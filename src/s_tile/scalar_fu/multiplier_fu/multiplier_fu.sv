==> flow/design.v <==
module multiplier_fu #(
    parameter width = 32,
    parameter out_width = width+width
)(
    input  wire                   clk,
    input  wire                   reset,
    input  wire                   on_off,
    input  wire [width-1:0]       a,
    input  wire [width-1:0]       b,
    output wire                   ack,
    output wire [out_width-1:0]   c
);
    logic [out_width-1:0]         product_reg;
    logic                         ack_reg;
    always_ff @(posedge clk) begin
        if (reset || !on_off) begin
            product_reg <= {out_width{1'b0}};
            ack_reg   <= 1'b0;
        end else begin
            product_reg <= a * b;
            ack_reg   <= 1'b1;
        end
    end
    assign c   = product_reg;
    assign ack = ack_reg;
endmodule
* Reports on multiplier_fu
The steps from the RTL of multiplier_fu to its reports follow in flow order. Line numbers count from 1 in the design file above. Operators carry their Yosys type and port widths (W data, S select, Z words). The mark -- stands for no value.
Design: top module multiplier_fu, clock input clk, cell library sky130hd, library corner tt_025C_1v80

* Elaborated design
Source: Yosys, flattened and elaborated, memories not mapped. Widths are those after wreduce; folded enables and synchronous resets count as part of the registers. Registers that Yosys merges into a memory's read port (data or address) are not register bits. Print and check cells do not count. Equal cells are merged and count once.
Word-level totals: input bits 67, elaborated cells 6, output and inout bits 65, bits in registers 65
Cells by class: reductions and logical operators 2, muxes and demuxes 1, multiply operators 1
Operators with widths (count):
- $mul A32 B32 Y64 | 1
- $logic_or A1 B1 Y1 | 1
- $logic_not A1 Y1 | 1
- $mux W1 | 1

* Depth
Depth = most cells in a row (Yosys ltp): at word level without a register or memory, in the mapped netlist without a sequential cell, where the memories' decode and read muxes count.
Logic depth: word-level depth 3, ABC_AREA 0, mapped depth 29

* Mapped cells and area
The flow's flattened synthesis, as Yosys stat reports it; memories are mapped. The netlist is that of the ABC_AREA named above (0 if unset); the other value can give another one.
Cell types:
- sky130_fd_sc_hd__fa_1 | count 896, total area 1.79E+04 µm²
- sky130_fd_sc_hd__and2_1 | count 602, total area 3.77E+03 µm²
- sky130_fd_sc_hd__ha_1 | count 263, total area 3.29E+03 µm²
- sky130_fd_sc_hd__inv_1 | count 870, total area 3.27E+03 µm²
- sky130_fd_sc_hd__nand2_1 | count 483, total area 1.81E+03 µm²
- sky130_fd_sc_hd__dfxtp_1 | count 65, total area 1.3E+03 µm²
- sky130_fd_sc_hd__clkbuf_1 | count 211, total area 792.01 µm²
- sky130_fd_sc_hd__a21oi_1 | count 69, total area 345.331 µm²
- sky130_fd_sc_hd__nor2_1 | count 84, total area 315.302 µm²
- sky130_fd_sc_hd__xnor2_1 | count 30, total area 262.752 µm²
- sky130_fd_sc_hd__a21o_1 | count 28, total area 210.202 µm²
- sky130_fd_sc_hd__o21ai_0 | count 35, total area 175.168 µm²
- sky130_fd_sc_hd__xor2_1 | count 19, total area 166.41 µm²
- sky130_fd_sc_hd__nand4_1 | count 23, total area 143.888 µm²
- sky130_fd_sc_hd__o21bai_1 | count 18, total area 135.13 µm²
- sky130_fd_sc_hd__and3_1 | count 12, total area 75.072 µm²
- sky130_fd_sc_hd__buf_6 | count 6, total area 67.565 µm²
- sky130_fd_sc_hd__o21a_1 | count 9, total area 67.565 µm²
Not listed: further types 48, cells in them 127.
Synthesis totals: mapped cells 3850, flip-flops 65, cell area after synthesis 35128.7 µm², buffer cells 224

* Worst setup path after synthesis
Source: OpenSTA report_checks on the synthesized netlist (no wires, ideal clock, input and output delay 20% of the period each), path of least setup slack; recovery checks are left aside. Register names are those of the netlist, which keeps one name where synthesis merged equal registers.
Path after synthesis: kind input to register, from input a[25], to register (name not given), arrival 8.980 ns, launch time at the first pin 2.560 ns, driving pins on the path 26, path delay 6.535 ns, setup slack 3.704 ns, buffers on the path 2, clock period 12.8 ns, library setup time 0.115 ns, synthesis period reached 9.096 ns
"path delay" is the arrival time less input delay plus setup time. "driving pins on the path": output pins that drive a net of the path, with the launching flip-flop's if there is one; two outputs of one cell count as two. "synthesis period reached" = period - worst setup slack (recovery checks aside). The figure is calculated, with input and output delays left at 20% of the set period. Between the ends stands the longest chain of elaborated cells between them, by number of cells; it is not shown to be the way that was timed. Of several equally long chains one is given. Each line given opens the expression or statement behind the cell; cells for indexed reads and writes are added by Yosys, which also makes memories of some case tables.
Between the ends, after synthesis: path through sky130_fd_sc_hd__clkbuf_1 -> sky130_fd_sc_hd__nand2_1 -> sky130_fd_sc_hd__fa_1 -> sky130_fd_sc_hd__inv_1 -> sky130_fd_sc_hd__fa_1 -> sky130_fd_sc_hd__inv_1 -> sky130_fd_sc_hd__fa_1 -> sky130_fd_sc_hd__inv_1 -> sky130_fd_sc_hd__fa_1 -> sky130_fd_sc_hd__fa_1 -> sky130_fd_sc_hd__fa_1 -> sky130_fd_sc_hd__fa_1 -> sky130_fd_sc_hd__inv_1 -> sky130_fd_sc_hd__fa_1 -> sky130_fd_sc_hd__inv_1 -> sky130_fd_sc_hd__ha_1 -> sky130_fd_sc_hd__clkbuf_1 -> sky130_fd_sc_hd__nand4_1 -> sky130_fd_sc_hd__nor2_1 -> sky130_fd_sc_hd__o21ai_0 -> sky130_fd_sc_hd__o21ai_0 -> sky130_fd_sc_hd__a211oi_2 -> sky130_fd_sc_hd__o2111a_1 -> sky130_fd_sc_hd__o31ai_1 -> sky130_fd_sc_hd__nand2_1 -> sky130_fd_sc_hd__nor3b_1, length of the longest elaborated chain 1, elaborated cells on any way between the ends 1, those cells by class mul: 1
Ends and longest elaborated chain, after synthesis:
- from (decl) | RTL line 8 | input  wire [width-1:0]       a,
- $mul A32 B32 Y64 | RTL line 20
- to (assign) | RTL line 17
- to (assign) | RTL line 20
- to (decl) | RTL line 13

* Timing after layout
From the final timing report of record 1: the path of least setup slack in the routed layout; clock arrival at registers is part of the times.
Path after layout: kind input to register, from input b[10], to register (name not given), setup slack 1.10 ns, arrival 12.24 ns, library setup time 0.10 ns, clock period 13.1 ns, buffers on the path 2, driving pins on the path 23, launch time at the first pin 2.62 ns
Between the ends stands the longest chain of elaborated cells between them, by number of cells; it is not shown to be the way that was timed. Of several equally long chains one is given.
Between the ends, after layout: path through sky130_fd_sc_hd__clkdlybuf4s50_1 -> sky130_fd_sc_hd__clkbuf_2 -> sky130_fd_sc_hd__and2_1 -> sky130_fd_sc_hd__fa_1 -> sky130_fd_sc_hd__fa_1 -> sky130_fd_sc_hd__inv_1 -> sky130_fd_sc_hd__fa_1 -> sky130_fd_sc_hd__fa_1 -> sky130_fd_sc_hd__inv_1 -> sky130_fd_sc_hd__fa_1 -> sky130_fd_sc_hd__fa_1 -> sky130_fd_sc_hd__fa_1 -> sky130_fd_sc_hd__fa_1 -> sky130_fd_sc_hd__ha_1 -> sky130_fd_sc_hd__a21oi_1 -> sky130_fd_sc_hd__o21bai_1 -> sky130_fd_sc_hd__a21o_1 -> sky130_fd_sc_hd__a311oi_1 -> sky130_fd_sc_hd__o21ai_0 -> sky130_fd_sc_hd__o21ai_2 -> sky130_fd_sc_hd__a21o_2 -> sky130_fd_sc_hd__a21oi_1 -> sky130_fd_sc_hd__nor3b_1, length of the longest elaborated chain 1, elaborated cells on any way between the ends 1, those cells by class mul: 1
Ends and longest elaborated chain, after layout:
- from (decl) | RTL line 9 | input  wire [width-1:0]       b,
- $mul A32 B32 Y64 | RTL line 20
- to (assign) | RTL line 17
- to (assign) | RTL line 20
- to (decl) | RTL line 13

## Implementation results

Measured results for multiplier_fu: 2 stored runs of the Yosys and OpenROAD flow on sky130hd. The settings differ; the order carries no meaning. The constraints put input and output delay at 20% of the set period each and load the outputs with 0.01 pF.
"achieved period" = clock period - worst setup slack. The figure is calculated, with input and output delays left at 20% of the set period.
"critical path time": the worst setup path's part of the clock period (all of it between registers, 20% less for each end at a port) less its slack. A launch clock that arrives late makes it longer, a capture clock that arrives late makes it shorter.

[record 1] flow files
==> flow/run.sh <==
#!/bin/bash
# the make line also repeats the synthesis and layout settings of config.mk as NAME=value (left out here)
make -C /OpenROAD-flow-scripts/flow DESIGN_CONFIG=/design/flow/config.mk WORK_HOME=/design/flow/orfs CLKGATE_MAP_FILE= finish
==> flow/config.mk <==
export PLATFORM = sky130hd
export DESIGN_NAME = multiplier_fu
export DESIGN_NICKNAME = multiplier_fu
export VERILOG_FILES = /design/flow/design.v
export SDC_FILE = /design/flow/constraint.sdc
export NUM_CORES = 4
export LEC_CHECK = 0
export CAP_MARGIN = 20
export CELL_PAD_IN_SITES_DETAIL_PLACEMENT = 1
export CORE_ASPECT_RATIO = 1.75
export CORE_MARGIN = 2
export CORE_UTILIZATION = 24
export GPL_TIMING_DRIVEN = 0
export MIN_ROUTING_LAYER = met2
export PLACE_DENSITY_LB_ADDON = 0.15
export SETUP_SLACK_MARGIN = 0.74
export SLEW_MARGIN = 35
==> flow/constraint.sdc <==
create_clock -name core_clock -period 13.1 [get_ports {clk}]
set_input_delay 2.6200 -clock core_clock [delete_from_list [all_inputs] [get_ports {clk}]]
set_output_delay 2.6200 -clock core_clock [all_outputs]
set_load 0.01 [all_outputs]

[record 1] result: std-cell area (final layout) 39,709.3 µm²; achieved period 11.998 ns; worst hold slack after layout 3.158 ns; chip area in the Yosys report 35,128.7 µm²; setup total negative slack 0.000 ns; total die area 149,567.0 µm²; worst setup slack after layout 1.102 ns; critical path time 9.38 ns; worst setup path kind input to register; utilization of the finished layout 0.273

[record 2] flow files
==> flow/run.sh <==
#!/bin/bash
# the make line also repeats the synthesis and layout settings of config.mk as NAME=value (left out here)
make -C /OpenROAD-flow-scripts/flow DESIGN_CONFIG=/design/flow/config.mk WORK_HOME=/design/flow/orfs CLKGATE_MAP_FILE= finish
==> flow/config.mk <==
export PLATFORM = sky130hd
export DESIGN_NAME = multiplier_fu
export DESIGN_NICKNAME = multiplier_fu
export VERILOG_FILES = /design/flow/design.v
export SDC_FILE = /design/flow/constraint.sdc
export NUM_CORES = 4
export LEC_CHECK = 0
export ABC_AREA = 1
export CAP_MARGIN = 15
export CORE_MARGIN = 2
export CORE_UTILIZATION = 57
export CTS_CLUSTER_SIZE = 91
export SLEW_MARGIN = 20
export TNS_END_PERCENT = 60
==> flow/constraint.sdc <==
create_clock -name core_clock -period 10.7 [get_ports {clk}]
set_input_delay 2.1400 -clock core_clock [delete_from_list [all_inputs] [get_ports {clk}]]
set_output_delay 2.1400 -clock core_clock [all_outputs]
set_load 0.01 [all_outputs]

[record 2] result: std-cell area (final layout) 40,500.1 µm²; achieved period 9.480 ns; worst hold slack after layout 2.798 ns; chip area in the Yosys report 37,753.7 µm²; setup total negative slack 0.000 ns; total die area 68,309.0 µm²; worst setup slack after layout 1.220 ns; critical path time 7.34 ns; worst setup path kind input to register; utilization of the finished layout 0.617
